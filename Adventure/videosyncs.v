==> flow/design.v <==
`timescale 1ns / 1ps
module videosyncs (
   input wire clk,
   input wire [2:0] rin,
   input wire [2:0] gin,
   input wire [1:0] bin,
   output reg [2:0] rout,
   output reg [2:0] gout,
   output reg [1:0] bout,
   output reg hs,
   output reg vs,
   output wire [10:0] hc,
   output wire [10:0] vc
   );
   parameter htotal = 800;
   parameter vtotal = 524;
   parameter hactive = 640;
   parameter vactive = 480;
   parameter hfrontporch = 16;
   parameter hsyncpulse = 96;
   parameter vfrontporch = 11;
   parameter vsyncpulse = 2;
   parameter hsyncpolarity = 0;
   parameter vsyncpolarity = 0;
   reg [10:0] hcont = 0;
   reg [10:0] vcont = 0;
   reg active_area;
    assign hc = hcont;
    assign vc = vcont;
   always @(posedge clk) begin
      if (hcont == htotal-1) begin
         hcont <= 0;
         if (vcont == vtotal-1) begin
            vcont <= 0;
         end
         else begin
            vcont <= vcont + 1;
         end
      end
      else begin
         hcont <= hcont + 1;
      end
   end
   always @* begin
      if (hcont>=0 && hcont<hactive && vcont>=0 && vcont<vactive)
         active_area = 1'b1;
      else
         active_area = 1'b0;
      if (hcont>=(hactive+hfrontporch) && hcont<(hactive+hfrontporch+hsyncpulse))
         hs = hsyncpolarity;
      else
         hs = ~hsyncpolarity;
      if (vcont>=(vactive+vfrontporch) && vcont<(vactive+vfrontporch+vsyncpulse))
         vs = vsyncpolarity;
      else
         vs = ~vsyncpolarity;
    end
   always @* begin
      if (active_area) begin
         gout = gin;
         rout = rin;
         bout = bin;
      end
      else begin
         gout = 3'h00;
         rout = 3'h00;
         bout = 2'h00;
      end
   end
endmodule 
Step by step through the tools: videosyncs
What the tools print for videosyncs, step after step.
Lines are those of the file above, counted from 1.
Cell names lack the library's common part.
{"block": "setup", "top": "videosyncs", "clock_port": "clk", "lib": "sky130hd", "lib_corner": "tt_025C_1v80"}

Elaborated design
Counts by Yosys on the flattened word-level netlist (proc, flatten, opt, wreduce; memories kept). Register bits leave out memories and registers merged into their read ports (data or address); mux counts leave out enables and synchronous resets folded into registers. Print and check cells are left out. Cells with the same type and inputs are merged into one.
{"block": "op_classes", "addsub": 2, "n_cmp": 8, "n_eq": 2, "mux": 6, "n_reduce_logical": 5}
{"block": "op_table", "cell": "adder 11 x 1 -> 11 bit (second input constant)", "n": 2}
{"block": "op_table", "cell": ">= comparator 11 x 1 -> 1 bit (second input constant)", "n": 2}
{"block": "op_table", "cell": "< comparator 11 x 10 -> 1 bit (second input constant)", "n": 2}
{"block": "op_table", "cell": "== test 11 x 10 -> 1 bit (second input constant)", "n": 2}
{"block": "op_table", "cell": "< comparator 11 x 9 -> 1 bit (second input constant)", "n": 2}
{"block": "op_table", "cell": ">= comparator 11 x 10 -> 1 bit (second input constant)", "n": 1}
{"block": "op_table", "cell": ">= comparator 11 x 9 -> 1 bit (second input constant)", "n": 1}
{"block": "op_table", "cell": "two-way mux 3 bit", "n": 2}
{"block": "op_table", "cell": "logical AND 1 bit", "n": 5}
{"block": "op_table", "cell": "two-way mux 1 bit", "n": 3}
{"block": "op_table", "cell": "two-way mux 2 bit", "n": 1}
{"block": "bits", "regBits": 22, "out_inout_bits": 32, "word_cells": 25}

Longest topological paths
Depth = most cells in a row (Yosys ltp): at word level without a register or memory, in the mapped netlist without a sequential cell, where the memories' decode and read muxes count.
{"block": "logic_depth", "depth_word": 6, "ABC_AREA": 0, "ltp_mapped": 4, "ltp_nobuf": 4}

Mapped cells and area
Yosys stat after the flow's synthesis: flattened, memories mapped to cells. It holds for the ABC_AREA given above (unset counts as 0); a run with the other value may have another netlist.
The area totals of this step are shown rounded.
{"block": "by_type", "cell_type": "edfxtp_1", "n": 11, "area_total_um2": 330.317}
{"block": "by_type", "cell_type": "dfxtp_1", "n": 11, "area_total_um2": 220.211}
{"block": "by_type", "cell_type": "xnor2_1", "n": 8, "area_total_um2": 70.067}
{"block": "by_type", "cell_type": "xor2_1", "n": 6, "area_total_um2": 52.55}
{"block": "by_type", "cell_type": "and2_1", "n": 8, "area_total_um2": 50.048}
{"block": "by_type", "cell_type": "nand3_1", "n": 9, "area_total_um2": 45.043}
{"block": "by_type", "cell_type": "and4_1", "n": 5, "area_total_um2": 43.792}
{"block": "by_type", "cell_type": "nand4_1", "n": 5, "area_total_um2": 31.28}
{"block": "by_type", "cell_type": "nand2_1", "n": 7, "area_total_um2": 26.275}
{"block": "by_type", "cell_type": "nor2_1", "n": 7, "area_total_um2": 26.275}
{"block": "by_type", "cell_type": "ha_1", "n": 2, "area_total_um2": 25.024}
{"block": "by_type", "cell_type": "nor4_4", "n": 1, "area_total_um2": 21.27}
{"block": "by_type", "cell_type": "o21ai_0", "n": 4, "area_total_um2": 20.019}
{"block": "by_type", "cell_type": "nor4b_1", "n": 2, "area_total_um2": 17.517}
{"block": "by_type", "cell_type": "a21oi_1", "n": 3, "area_total_um2": 15.014}
{"block": "by_type", "cell_type": "nor3_1", "n": 3, "area_total_um2": 15.014}
{"block": "by_type", "cell_type": "o31ai_1", "n": 2, "area_total_um2": 15.014}
{"block": "by_type", "cell_type": "or4_1", "n": 2, "area_total_um2": 15.014}
Not listed: further types 12, cells in them 15.
{"block": "synth_totals", "stdcells": 111, "synth_area_um2": 1150, "sequential_area_um2": 551, "ffs": 22, "buffers": 3}

Worst setup path after synthesis
OpenSTA on the mapped netlist: ideal clock, no wires. The path of least setup slack (recovery checks aside). Input and output delay are each 20% of the period. Register names are those of the netlist, which keeps one name where synthesis merged equal registers.
{"block": "synth_timing", "kind": "reg2reg", "start": "register hcont[5]", "end": "register vcont[0]", "period_ns": 3.33, "t_first_pin_ns": 0.000, "arrival_ns": 1.533, "slack_ns": 1.416, "delay_ns": 1.914, "driving_pins": 4, "path_buffers": 1, "period_less_setup_slack_ns": 1.914}
"delay_ns" is the arrival time less input delay plus setup time.
"driving_pins": output pins that drive a net of the path, with the launching flip-flop's if there is one; two outputs of one cell count as two.
"period_less_setup_slack_ns" = period - worst setup slack (recovery checks aside). The figure is calculated, with input and output delays left at 20% of the set period.
Between the ends stands the longest chain of elaborated cells between them, by number of cells; it is not shown to be the way that was timed. Of several equally long chains one is given.
Each line given opens the expression or statement behind the cell; cells for indexed reads and writes are added by Yosys, which also makes memories of some case tables.
{"block": "synth_between", "cell_sequence": "dfxtp_1 > buf_6 > or4b_4 > nor4_4", "elab_chain_len": 1, "cells_between": 1}
{"block": "synth_rtl", "item": "from (decl)", "line_no": 25, "rtl": "reg [10:0] hcont = 0;"}
{"block": "synth_rtl", "item": "from (assign)", "line_no": 32, "rtl": "hcont <= 0;"}
{"block": "synth_rtl", "item": "from (assign)", "line_no": 41, "rtl": "hcont <= hcont + 1;"}
{"block": "synth_rtl", "item": "== test 11 x 10 -> 1 bit", "line_no": 31, "rtl": "if (hcont == htotal-1) begin"}
{"block": "synth_rtl", "item": "to (assign)", "line_no": 34, "rtl": "vcont <= 0;"}
{"block": "synth_rtl", "item": "to (assign)", "line_no": 37, "rtl": "vcont <= vcont + 1;"}
{"block": "synth_rtl", "item": "to (decl)", "line_no": 26, "rtl": "reg [10:0] vcont = 0;"}

Timing after layout
From the final timing report of record 1: the path of least setup slack in the routed layout; clock arrival at registers is part of the times.
{"block": "layout_timing", "kind": "reg2out", "start": "register vcont[5]", "end": "output port gout[0]", "period_ns": 3.87, "t_first_pin_ns": 0.31, "arrival_ns": 2.01, "slack_ns": 1.09, "driving_pins": 5, "path_buffers": 1}
Between the ends stands the longest chain of elaborated cells between them, by number of cells; it is not shown to be the way that was timed. Of several equally long chains one is given.
{"block": "layout_between", "cell_sequence": "edfxtp_1 > nand4_1 > and3_1 > and2_1 > clkdlybuf4s50_1", "elab_chain_len": 5, "cells_between": 6}
{"block": "layout_rtl", "item": "from (decl)", "line_no": 26, "rtl": "reg [10:0] vcont = 0;"}
{"block": "layout_rtl", "item": "from (assign)", "line_no": 34, "rtl": "vcont <= 0;"}
{"block": "layout_rtl", "item": "from (assign)", "line_no": 37, "rtl": "vcont <= vcont + 1;"}
{"block": "layout_rtl", "item": ">= comparator 11 x 1 -> 1 bit", "line_no": 45, "rtl": "if (hcont>=0 && hcont<hactive && vcont>=0 && vcont<vactive)"}
{"block": "layout_rtl", "item": "logical AND 1 bit (2 in a row)", "line_no": 45}
{"block": "layout_rtl", "item": "two-way mux 1 bit", "line_no": 45}
{"block": "layout_rtl", "item": "two-way mux 3 bit", "line_no": 59, "rtl": "if (active_area) begin"}
{"block": "layout_rtl", "item": "to (decl)", "line_no": 8, "rtl": "output reg [2:0] gout,"}

--- measured runs ---
Flow measurements of videosyncs on sky130hd: 2 stored runs with different settings, listed in no order. Input and output delays are each 20% of the period that was set; the output load is 0.01 pF.
"timing.achieved_period_ns" is the run's clock period less its worst setup slack. It is reckoned from that one timing run; input and output delays stay at 20% of the period that was set.
Measured values are rounded.

{"run": "record 1", "settings": { "period_ns": 3.87, "CORE_UTILIZATION": 51, "SETUP_SLACK_MARGIN": 0.62, "GPL_ROUTABILITY_DRIVEN": 0, "MAX_ROUTING_LAYER": "met5", "CAP_MARGIN": 20, "CORE_MARGIN": 2, "SLEW_MARGIN": 20 }, "results": { "synth_chip_area_um2": 1150, "die_um2": 2650, "final_util_frac": 0.732, "ws_setup_ns": 1.09, "final_hold_ws_ns": 0.494, "timing.achieved_period_ns": 2.784 }}
{"run": "record 2", "settings": { "period_ns": 1.79, "CORE_UTILIZATION": 48, "PLACE_DENSITY_LB_ADDON": 0.13, "CELL_PAD_IN_SITES_GLOBAL_PLACEMENT": 0, "CELL_PAD_IN_SITES_DETAIL_PLACEMENT": 2, "GPL_TIMING_DRIVEN": 0, "GPL_ROUTABILITY_DRIVEN": 0, "CTS_CLUSTER_SIZE": 38, "CAP_MARGIN": 40, "MAX_ROUTING_LAYER": "met5", "CORE_MARGIN": 2, "SLEW_MARGIN": 20 }, "outcome": "stopped before the end: placement reported DPL-0033"}
--- end ---
